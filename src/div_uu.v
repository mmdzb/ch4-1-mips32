==> flow/design.v <==
`default_nettype wire
`timescale 1ns / 10ps
module div_uu(clk, ena, z, d, q, s, div0, ovf);
	parameter z_width = 16;
	parameter d_width = z_width /2;
	input clk;                
	input ena;                
	input  [z_width -1:0] z;  
	input  [d_width -1:0] d;  
	output [d_width -1:0] q;  
	output [d_width -1:0] s;  
	output div0;
	output ovf;
	reg [d_width-1:0] q;
	reg [d_width-1:0] s;
	reg div0;
	reg ovf;
	function [z_width:0] gen_s;
		input [z_width:0] si;
		input [z_width:0] di;
	begin
	  if(si[z_width])
	    gen_s = {si[z_width-1:0], 1'b0} + di;
	  else
	    gen_s = {si[z_width-1:0], 1'b0} - di;
	end
	endfunction
	function [d_width-1:0] gen_q;
		input [d_width-1:0] qi;
		input [z_width:0] si;
	begin
	  gen_q = {qi[d_width-2:0], ~si[z_width]};
	end
	endfunction
	function [d_width-1:0] assign_s;
		input [z_width:0] si;
		input [z_width:0] di;
		reg [z_width:0] tmp;
	begin
	  if(si[z_width])
	    tmp = si + di;
	  else
	    tmp = si;
	  assign_s = tmp[z_width-1:z_width-d_width];
	end
	endfunction
	reg [d_width-1:0] q_pipe  [d_width-1:0];
	reg [z_width:0] s_pipe  [d_width:0];
	reg [z_width:0] d_pipe  [d_width:0];
	reg [d_width:0] div0_pipe, ovf_pipe;
	initial
	begin
	  if(d_width !== z_width / 2)
	    $display("div.v parameter error (d_width != z_width/2).");
	end
	integer n0, n1, n2, n3;
	always @(d)
	  d_pipe[0] <= {1'b0, d, {(z_width-d_width){1'b0}} };
	always @(posedge clk)
	  if(ena)
	    for(n0=1; n0 <= d_width; n0=n0+1)
	       d_pipe[n0] <= #1 d_pipe[n0-1];
	always @(z)
	  s_pipe[0] <= z;
	always @(posedge clk)
	  if(ena)
	    for(n1=1; n1 <= d_width; n1=n1+1)
	       s_pipe[n1] <= #1 gen_s(s_pipe[n1-1], d_pipe[n1-1]);
	always @(posedge clk)
	  q_pipe[0] <= #1 0;
	always @(posedge clk)
	  if(ena)
	    for(n2=1; n2 < d_width; n2=n2+1)
	       q_pipe[n2] <= #1 gen_q(q_pipe[n2-1], s_pipe[n2]);
	always @(z or d)
	begin
	  ovf_pipe[0]  <= !(z[z_width-1:d_width] < d);
	  div0_pipe[0] <= ~|d;
	end
	always @(posedge clk)
	  if(ena)
	    for(n3=1; n3 <= d_width; n3=n3+1)
	    begin
	        ovf_pipe[n3] <= #1 ovf_pipe[n3-1];
	        div0_pipe[n3] <= #1 div0_pipe[n3-1];
	    end
	always @(posedge clk)
	  if(ena)
	    ovf <= #1 ovf_pipe[d_width];
	always @(posedge clk)
	  if(ena)
	    div0 <= #1 div0_pipe[d_width];
	always @(posedge clk)
	  if(ena)
	    q <= #1 gen_q(q_pipe[d_width-1], s_pipe[d_width]);
	always @(posedge clk)
	  if(ena)
	    s <= #1 assign_s(s_pipe[d_width], d_pipe[d_width]);
endmodule
# Step by step through the tools: div_uu
# The steps from the RTL of div_uu to its reports follow in flow order.
# Lines are those of the file above, counted from 1.
# Operators carry their Yosys type and port widths (W data, S select, Z words).
# A cell with - has no value.
# design
top	div_uu
clock	clk
cell_library	sky130hd
lib_corner	tt_025C_1v80

# After elaboration
# Source: Yosys, flattened and elaborated. Widths are those after wreduce. Registers that Yosys merges into a memory's read port (data or address) are not register bits. Print and check cells do not count. Equal cells are merged and count once.
# bits
output_inout_bits	18
input_bits	26
elab_cells	79
regBits	262
# classes
n_addsub	16
n_logic	8
reduce_logical	3
n_cmp	1
muxes	8
# ops
op	count
$sub A17 B16 Y17	8
$add A17 B16 Y17	7
$mux W17	7
$add A16 B16 Y16	1
$mux W16	1
$not A1 Y1	8
$lt A8 B8 Y1	1
$reduce_or A8 Y1	1
$logic_not A1 Y1	2

# Depth
# Depth = most cells in a row (Yosys ltp): at word level without a register or memory, in the mapped netlist without a sequential cell, where the memories' decode and read muxes count.
# logic_depth
word_depth	2
abc_area	0
depth_mapped	11
depth_no_buf	11

# After synthesis
# Yosys stat after the flow's synthesis: flattened, memories mapped to cells. It holds for the ABC_AREA given above (unset counts as 0); a run with the other value may have another netlist.
# Totals and module areas in this step are rounded.
# by_type
cell	count	area_total_um2
sky130_fd_sc_hd__edfxtp_1	226	6.79E+03
sky130_fd_sc_hd__ha_1	85	1063.52
sky130_fd_sc_hd__xor2_1	54	472.954
sky130_fd_sc_hd__xnor2_1	39	341.578
sky130_fd_sc_hd__nor2_1	83	311.549
sky130_fd_sc_hd__inv_1	69	258.998
sky130_fd_sc_hd__fa_1	9	180.173
sky130_fd_sc_hd__o21ai_0	35	175.168
sky130_fd_sc_hd__a21oi_1	33	165.158
sky130_fd_sc_hd__a211oi_1	19	142.637
sky130_fd_sc_hd__mux2_2	11	123.869
sky130_fd_sc_hd__o21a_1	16	120.115
sky130_fd_sc_hd__nor2b_1	18	112.608
sky130_fd_sc_hd__nor3_1	21	105.101
sky130_fd_sc_hd__nand2b_1	16	100.096
sky130_fd_sc_hd__a21o_1	11	82.579
sky130_fd_sc_hd__a31oi_1	12	75.072
sky130_fd_sc_hd__o31a_1	8	70.067
# Not listed: further types 27, cells in them 61.
# synth_totals
sequential_area_um2	6790
cell_count	826
buf_cells	8
flip_flops	226
area_um2	11100

# Timing after synthesis
# OpenSTA on the mapped netlist: ideal clock, no wires. The path of least setup slack (recovery checks aside). Input and output delay are each 20% of the period. Register names are those of the netlist, which keeps one name where synthesis merged equal registers.
# synth_path
path_kind	reg-to-reg
start	reg d_pipe[2][8]
end	reg s_pipe[3][16]
path_buffers	0
tclk_ps	2710
slack_ps	252
delay_ps	2458
launch_ps	0
arrival_time_ps	2198
required_time_ps	2450
setup_ps	260
stages	12
period_less_setup_slack_ps	2458
# "delay_ps" is the arrival time less input delay plus setup time.
# "stages" counts driving pins, that of a launching flip-flop among them; a cell with two outputs on the path counts twice.
# "period_less_setup_slack_ps" is the clock period less the worst setup slack; recovery checks do not enter. This is arithmetic on one report: input and output delays are still those of the set period (20% each).
# Between the ends stands the longest chain of elaborated cells between them, by number of cells; it is not shown to be the way that was timed. Of several equally long chains one is given.
# Each line given opens the expression or statement behind the cell; cells for indexed reads and writes are added by Yosys, which also makes memories of some case tables.
# synth_via
path_cell_list	sky130_fd_sc_hd__edfxtp_1 sky130_fd_sc_hd__inv_1 sky130_fd_sc_hd__ha_1 sky130_fd_sc_hd__or3b_1 sky130_fd_sc_hd__and2_1 sky130_fd_sc_hd__xor2_1 sky130_fd_sc_hd__ha_1 sky130_fd_sc_hd__o21a_1 sky130_fd_sc_hd__o31a_1 sky130_fd_sc_hd__nand2b_1 sky130_fd_sc_hd__a31oi_1 sky130_fd_sc_hd__xnor2_1
elab_chain_cells	2
cone_cells	3
lines_between	3
classes_between	2 x add/sub; 1 x mux
# synth_lines
item	line	text
from (assign)	62	d_pipe[n0] <= #1 d_pipe[n0-1];
$sub A17 B16 Y17	25	gen_s = {si[z_width-1:0], 1'b0} - di;
$mux W17	22	if(si[z_width])
to (assign)	68	s_pipe[n1] <= #1 gen_s(s_pipe[n1-1], d_pipe[n1-1]);
to (decl)	48	reg [z_width:0] s_pipe [d_width:0];

# Path in the finished layout
# Path of least setup slack in the final report of stored run 1 (OpenROAD, finished layout, wires in). Where an end is a register, its clock arrival counts in the times.
# The report prints the path's times to 10 ps; the period is as set.
# layout_path
path_kind	reg-to-reg
start	reg d_pipe[2][8]
end	reg s_pipe[3][16]
launch_ps	560
slack_ps	-630
tclk_ps	2050
required_time_ps	2360
setup_ps	260
stages	12
path_buffers	0
arrival_time_ps	2990
# Between the ends stands the longest chain of elaborated cells between them, by number of cells; it is not shown to be the way that was timed. Of several equally long chains one is given.
# layout_via
path_cell_list	sky130_fd_sc_hd__edfxtp_1 sky130_fd_sc_hd__inv_2 sky130_fd_sc_hd__ha_4 sky130_fd_sc_hd__or3b_4 sky130_fd_sc_hd__and2_4 sky130_fd_sc_hd__xor2_2 sky130_fd_sc_hd__ha_1 sky130_fd_sc_hd__o21a_1 sky130_fd_sc_hd__o31a_1 sky130_fd_sc_hd__nand2b_4 sky130_fd_sc_hd__a31oi_4 sky130_fd_sc_hd__xnor2_2
elab_chain_cells	2
cone_cells	3
lines_between	3
classes_between	2 x add/sub; 1 x mux
# layout_lines
item	line	text
from (assign)	62	d_pipe[n0] <= #1 d_pipe[n0-1];
$sub A17 B16 Y17	25	gen_s = {si[z_width-1:0], 1'b0} - di;
$mux W17	22	if(si[z_width])
to (assign)	68	s_pipe[n1] <= #1 gen_s(s_pipe[n1-1], d_pipe[n1-1]);
to (decl)	48	reg [z_width:0] s_pipe [d_width:0];

# div_uu through Yosys and OpenROAD on sky130hd: 2 stored runs, unordered, with their settings and measured results. The constraints put input and output delay at 20% of the set period each and load the outputs with 0.01 pF.
# "achieved_period_ps": clock period set for the run, less the worst setup slack. It is reckoned from that one timing run; input and output delays stay at 20% of the period that was set.
# "worst_path_ps" = time allowed to the worst setup path (clock period - input delay - output delay, where it has them) - its slack; a late launch clock adds to it, a late capture clock takes from it.
# "power.total_mw" is the tool's figure for a default switching activity; nothing was simulated.
# "worst_path_ps" is given in steps of 10 ps.
# Values from the reports are rounded here.
# A setting shown as - is not set for that run.
name,stored run 1,stored run 2
period_ns,2.05,4.16
CORE_UTILIZATION,22,47
PLACE_DENSITY,0.81,-
HOLD_SLACK_MARGIN,0.19,0.27
CELL_PAD_IN_SITES_DETAIL_PLACEMENT,1,0
TNS_END_PERCENT,65,-
CTS_CLUSTER_DIAMETER,22,-
CAP_MARGIN,25,20
MIN_ROUTING_LAYER,met2,met1
MAX_ROUTING_LAYER,met5,-
CORE_MARGIN,2,2
SLEW_MARGIN,20,0
SETUP_SLACK_MARGIN,-,0.19
PLACE_DENSITY_LB_ADDON,-,0.06
CELL_PAD_IN_SITES_GLOBAL_PLACEMENT,-,0
ABC_AREA,-,1
GPL_TIMING_DRIVEN,-,1
GPL_ROUTABILITY_DRIVEN,-,1
synthesis_area_um2,11100,11700
design.die.area_um2,52400,26200
post_route_stdcell_area_um2,17200,13500
fin_util_frac,0.344,0.552
setup_worst_slack_ps,-632,1630
setupTns_ps,-15300,0
final_hold_ws_ps,237,416
power.total_mw,30.1,9.38
achieved_period_ps,2682,2530
worst_path_ps,2680,2530
worst_setup_path_type,reg-to-reg,reg-to-reg
